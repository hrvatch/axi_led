==> flow/design.v <==
module axi_led #(
  parameter AXI_ADDR_BW_p = 12,     
  parameter LED_NBR_p = 8           
) (
  input logic  clk,
  input logic  rst_n,
  input logic [AXI_ADDR_BW_p-1:0] i_axi_awaddr,
  input logic  i_axi_awvalid,
  input logic [31:0] i_axi_wdata,
  input logic i_axi_wvalid,
  input logic i_axi_bready,
  input logic [AXI_ADDR_BW_p-1:0] i_axi_araddr,
  input logic i_axi_arvalid,
  input logic i_axi_rready,
  output logic o_axi_awready,
  output logic o_axi_wready,
  output logic [1:0] o_axi_bresp,
  output logic o_axi_bvalid,
  output logic o_axi_arready,
  output logic [31:0] o_axi_rdata,
  output logic [1:0] o_axi_rresp,
  output logic o_axi_rvalid,
  output logic [LED_NBR_p-1:0] o_led
);
  localparam logic [1:0] RESP_OKAY   = 2'b00;
  localparam logic [1:0] RESP_EXOKAY = 2'b01;
  localparam logic [1:0] RESP_SLVERR = 2'b10;
  localparam logic [1:0] RESP_DECERR = 2'b11;
  logic [31:0] s_led;
  assign o_led = s_led[LED_NBR_p-1:0];
  logic [1:0]  c_axi_wresp;
  logic [3:0]  c_axi_wstrb;
  logic [31:0] c_axi_wdata;
  logic s_axi_wdata_buf_used;
  logic [31:0] s_axi_wdata_buf;
  logic [3:0]  s_axi_wstrb_buf;
  logic [1:0]  s_axi_bresp;
  logic [AXI_ADDR_BW_p-1:0] s_axi_awaddr_buf;
  logic [AXI_ADDR_BW_p-1:0] c_axi_awaddr;
  logic s_axi_awaddr_buf_used;
  logic s_axi_awvalid;
  logic s_axi_wvalid;
  logic s_axi_bvalid;
  logic s_axi_awready;
  logic s_axi_wready;
  logic s_awaddr_done;
  logic [AXI_ADDR_BW_p-1:0] s_axi_awaddr;
  assign o_axi_awready = !s_axi_awaddr_buf_used & s_axi_awvalid;
  assign o_axi_wready  = !s_axi_wdata_buf_used & s_axi_wvalid;
  logic write_response_stalled;
  logic valid_write_address;
  logic valid_write_data;
  assign write_response_stalled = o_axi_bvalid & ~i_axi_bready;
  assign valid_write_address = s_axi_awaddr_buf_used | (i_axi_awvalid & o_axi_awready);
  assign valid_write_data = s_axi_wdata_buf_used | (i_axi_wvalid & o_axi_wready);
  always_ff @(posedge clk) begin
    if (!rst_n) begin
      s_axi_awvalid <= 1'b0;
      s_axi_awaddr_buf_used <= 1'b0;
    end else begin
      s_axi_awvalid <= 1'b1;
      if (i_axi_awvalid && o_axi_awready && (write_response_stalled || !valid_write_data)) begin
        s_axi_awaddr_buf <= i_axi_awaddr;
        s_axi_awaddr_buf_used <= 1'b1;
      end else if (s_axi_awaddr_buf_used && valid_write_data && (!o_axi_bvalid || i_axi_bready)) begin
        s_axi_awaddr_buf_used <= 1'b0;
      end
    end
  end
  always_ff @(posedge clk) begin
    if (!rst_n) begin
      s_axi_wdata_buf_used <= 1'b0;
      s_axi_wvalid <= 1'b0;
    end else begin
      s_axi_wvalid <= 1'b1;
      if (i_axi_wvalid && o_axi_wready && (write_response_stalled || !valid_write_address)) begin
        s_axi_wdata_buf <= i_axi_wdata;
        s_axi_wdata_buf_used <= 1'b1;
      end else if (s_axi_wdata_buf_used && valid_write_address && (!o_axi_bvalid || i_axi_bready)) begin
        s_axi_wdata_buf_used <= 1'b0;
      end
    end
  end
  assign c_axi_awaddr = s_axi_awaddr_buf_used ? s_axi_awaddr_buf : i_axi_awaddr;
  assign c_axi_wdata  = s_axi_wdata_buf_used  ? s_axi_wdata_buf : i_axi_wdata;
  always_ff @(posedge clk) begin
    if (!rst_n) begin
      s_axi_bvalid <= 1'b0;
    end else begin
      if (valid_write_address && valid_write_data && (!o_axi_bvalid || i_axi_bready)) begin
        case (c_axi_awaddr[AXI_ADDR_BW_p-1:2])
          '0 : begin
            s_led <= c_axi_wdata[LED_NBR_p-1:0];
            s_axi_bresp <= RESP_OKAY;
          end
          default: begin
            s_axi_bresp <= RESP_SLVERR;
          end
        endcase
        s_axi_bvalid <= 1'b1;
      end else if (o_axi_bvalid && i_axi_bready && !(valid_write_address && valid_write_data)) begin
        s_axi_bvalid <= 1'b0;
      end
    end
  end
  assign o_axi_bresp = s_axi_bresp;
  assign o_axi_bvalid = s_axi_bvalid;
  logic s_axi_rvalid;
  logic [31:0] s_axi_rdata;
  logic [1:0] s_axi_rresp;
  logic s_axi_arready;
  logic [AXI_ADDR_BW_p-1:0] s_araddr_buf;
  logic s_araddr_buf_used;
  logic [AXI_ADDR_BW_p-1:0] c_araddr;
  always_ff @(posedge clk) begin
    if (!rst_n) begin
      s_araddr_buf_used <= 1'b0;
      s_axi_arready <= 1'b0;
    end else begin
      s_axi_arready <= 1'b1;
      if (i_axi_arvalid && o_axi_arready && o_axi_rvalid && !i_axi_rready) begin
        s_araddr_buf <= i_axi_araddr;
        s_araddr_buf_used <= 1'b1;
      end 
      else if (s_araddr_buf_used && (!o_axi_rvalid || i_axi_rready)) begin
        s_araddr_buf_used <= 1'b0;
      end
    end
  end
  assign c_araddr = s_araddr_buf_used ? s_araddr_buf : i_axi_araddr;
  assign o_axi_arready = !s_araddr_buf_used & s_axi_arready;
  always_ff @(posedge clk) begin
    if (!rst_n) begin
      s_axi_rvalid <= 1'b0;
    end else begin
      if ((s_araddr_buf_used || (i_axi_arvalid && o_axi_arready)) && (!o_axi_rvalid || i_axi_rready)) begin
        case (c_araddr[AXI_ADDR_BW_p-1:2])
          'd0: begin
            s_axi_rdata <= '0;
            s_axi_rdata[LED_NBR_p-1:0] <= s_led;
            s_axi_rresp <= RESP_OKAY;
          end
          default: begin
            s_axi_rdata <= 32'hdeaddead;
            s_axi_rresp <= RESP_SLVERR;
          end
        endcase
        s_axi_rvalid <= 1'b1;
      end else if (o_axi_rvalid && i_axi_rready && !s_araddr_buf_used && !(i_axi_arvalid && o_axi_arready)) begin
        s_axi_rvalid <= 1'b0;
      end
    end
  end
  assign o_axi_rdata = s_axi_rdata;
  assign o_axi_rresp = s_axi_rresp;
  assign o_axi_rvalid = s_axi_rvalid;
endmodule : axi_led
* Reports on axi_led *
What the tools print for axi_led, step after step.
Line numbers count from 1 in the design file above.
Operators: Yosys type, input widths -> output width; for muxes data width and select width s.
Cell names lack the library's common part.
A cell with n/a has no value.

inputs
  design top = axi_led
  clock port = clk
  standard-cell library = sky130hd
  timing corner = tt_025C_1v80

* Word level *
Source: Yosys, flattened and elaborated, memories not mapped. Widths are those after wreduce. Registers that Yosys merges into a memory's read port (data or address) are not register bits. Print and check cells do not count. Equal cells are merged and count once.

word-level totals
  register bits = 82
  output and inout port bits = 49
  bits of input ports = 63
  word-level cells = 88

operators by class
  multiplexer cells = 17
  reductions and logical operators = 48
  bitwise gates (word level) = 9

operator list
  kind               number
  $mux 24            1
  $mux 12            2
  $logic_and 1x1->1  20
  $logic_not 10->1   2
  $mux 1             11
  $logic_not 1->1    10
  $reduce_and 2->1   5
  $reduce_bool 2->1  5
  $mux 8             1
  $and 1x1->1        6
  $logic_or 1x1->1   5
  $mux 2             2
  $reduce_and 3->1   1
  $or 1x1->1         2
  $not 1->1          1

* Longest topological paths *
Yosys ltp: most cells in a row. Word level: on the elaborated netlist, between registers, memories and ports. Mapped: between sequential cells and ports; inverters and the memories' decode and read muxes count.

depth
  depth in word-level cells = 9
  ABC_AREA = 0
  mapped depth = 4
  depth with buffers taken out = 3

* Netlist *
Yosys stat after the flow's synthesis: flattened, memories mapped to cells. It holds for the ABC_AREA given above (unset counts as 0); a run with the other value may have another netlist.
The area totals of this step are shown rounded.

mapped netlist
  buffers = 29
  area of sequential cells = 0.0015 mm^2
  flip-flop cells = 52
  chip area (Yosys) = 0.0022 mm^2
  cells in the netlist = 144

cell types
  cell type  number  total area (um^2)
  edfxtp_1   46      1.38E+03
  buf_4      27      202.694
  dfxtp_1    6       120.115
  mux2_2     8       90.086
  nor4_1     6       37.536
  o21bai_1   5       37.536
  o21a_1     4       30.029
  nor2_1     7       26.275
  nor3_1     5       25.024
  and3_1     3       18.768
  nor2b_1    3       18.768
  nor4b_1    2       17.517
  a21oi_4    1       16.266
  a2111oi_2  1       15.014
  nor4b_2    1       15.014
  nand2b_1   2       12.512
  nor4_2     1       12.512
  nand2_1    3       11.261

Not listed: further types 10, cells in them 13.

* Worst setup path after synthesis *
OpenSTA on the mapped netlist: ideal clock, no wires. The path of least setup slack (recovery checks aside). Input and output delay are each 20% of the period. Register names are those of the netlist, which keeps one name where synthesis merged equal registers.

timing path after synthesis
  path kind = in2reg
  start point = input i_axi_bready
  end point = register s_axi_awaddr_buf[10]
  period = 3.12 ns
  external input delay = 0.624 ns
  path delay = 1.941 ns
  launch time at the first pin = 0.624 ns
  path buffers = 0
  driving pins on the path = 3
  slack = 0.555 ns
  arrival time = 2.158 ns
  required time = 2.713 ns
  library setup time = 0.407 ns
  period reached after synthesis = 2.565 ns

"path delay" = arrival - input delay + setup time.
"driving pins on the path": output pins that drive a net of the path, with the launching flip-flop's if there is one; two outputs of one cell count as two.
"period reached after synthesis" = period - worst setup slack (recovery checks aside). The figure is calculated, with input and output delays left at 20% of the set period.
Between the ends stands the longest chain of elaborated cells between them, by number of cells; it is not shown to be the way that was timed. Of several equally long chains one is given.
Each line given opens the expression or statement behind the cell; cells for indexed reads and writes are added by Yosys, which also makes memories of some case tables.

on the way, after synthesis
  cell sequence = nor2b_1 nor2_1 nor4b_1
  cells in the longest elaborated chain = 5
  elaborated cells between the ends (all ways) = 5
  RTL lines with such cells = 2
  those cells by class = logic: 2; reduce/logical: 3

ends and longest elaborated chain, after synthesis
  element             RTL line  source
  start: declaration  11        input logic i_axi_bready,
  $not 1->1           53        assign write_response_stalled = o_axi_bvalid & ~i_axi_bready;
  $and 1x1->1         53
  $logic_or 1x1->1    62        if (i_axi_awvalid && o_axi_awready && (write_response_stalled || !valid_write_data)) begin
  $logic_and 1x1->1   62
  $reduce_and 2->1    n/a
  end: assignment     63        s_axi_awaddr_buf <= i_axi_awaddr;
  end: declaration    38        logic [AXI_ADDR_BW_p-1:0] s_axi_awaddr_buf;

* Timing after layout *
From the final timing report of record 1: the path of least setup slack in the routed layout; clock arrival at registers is part of the times.

timing path after layout
  path kind = in2reg
  start point = input rst_n
  end point = register s_axi_awaddr_buf[6]
  slack = 0.81 ns
  external input delay = 0.51 ns
  required time = 2.57 ns
  library setup time = 0.29 ns
  launch time at the first pin = 0.51 ns
  arrival time = 1.77 ns
  driving pins on the path = 4
  path buffers = 2
  period = 2.57 ns

Between the ends stands the longest chain of elaborated cells between them, by number of cells; it is not shown to be the way that was timed. Of several equally long chains one is given.

on the way, after layout
  cell sequence = clkdlybuf4s50_1 nand2_1 nor4b_4 buf_4
  cells in the longest elaborated chain = 1
  elaborated cells between the ends (all ways) = 1
  RTL lines with such cells = 0
  those cells by class = reduce/logical: 1

ends and longest elaborated chain, after layout
  element             RTL line  source
  start: declaration  6         input logic  rst_n,
  $reduce_and 2->1    n/a
  end: assignment     63        s_axi_awaddr_buf <= i_axi_awaddr;
  end: declaration    38        logic [AXI_ADDR_BW_p-1:0] s_axi_awaddr_buf;

Below are 2 stored runs of the flow (Yosys, OpenROAD; platform sky130hd) on axi_led, each with its settings and what was measured, unordered. Constraints: input delay and output delay 20% of the set period each, output load 0.01 pF.
By "clock period reached" is meant the clock period of the run minus its worst setup slack. This is arithmetic on one report: input and output delays are still those of the set period (20% each).
"time of the worst setup path" = time allowed to the worst setup path (clock period - input delay - output delay, where it has them) - its slack; a late launch clock adds to it, a late capture clock takes from it.
"power" is the tool's figure for a default switching activity; nothing was simulated.
The measured numbers are rounded.
A setting shown as n/a is not set for that run.

setting or result                              record 1  record 2
period_ns                                      2.57      3.44
SETUP_SLACK_MARGIN                             0.73      n/a
CAP_MARGIN                                     20        20
CORE_MARGIN                                    2         8
CORE_UTILIZATION                               40        26
SLEW_MARGIN                                    20        0
PLACE_DENSITY_LB_ADDON                         n/a       0.17
CELL_PAD_IN_SITES_DETAIL_PLACEMENT             n/a       0
GPL_TIMING_DRIVEN                              n/a       0
GPL_ROUTABILITY_DRIVEN                         n/a       1
CTS_CLUSTER_DIAMETER                           n/a       384
area of the synthesized netlist (mm^2)         0.0022    0.0022
total die area (mm^2)                          0.006     0.011
standard-cell area of the final layout (mm^2)  0.003     0.0032
utilization in the final report (%)            58        39
smallest setup slack (ns)                      0.81      0.87
setup TNS (ns)                                 0.000     0.000
worst hold slack in the final report (ns)      0.55      0.56
power (uW)                                     1,500     1,200
clock period reached (ns)                      1.762     2.572
time of the worst setup path (ns)              1.25      1.88
type of the worst setup path                   in2reg    in2reg
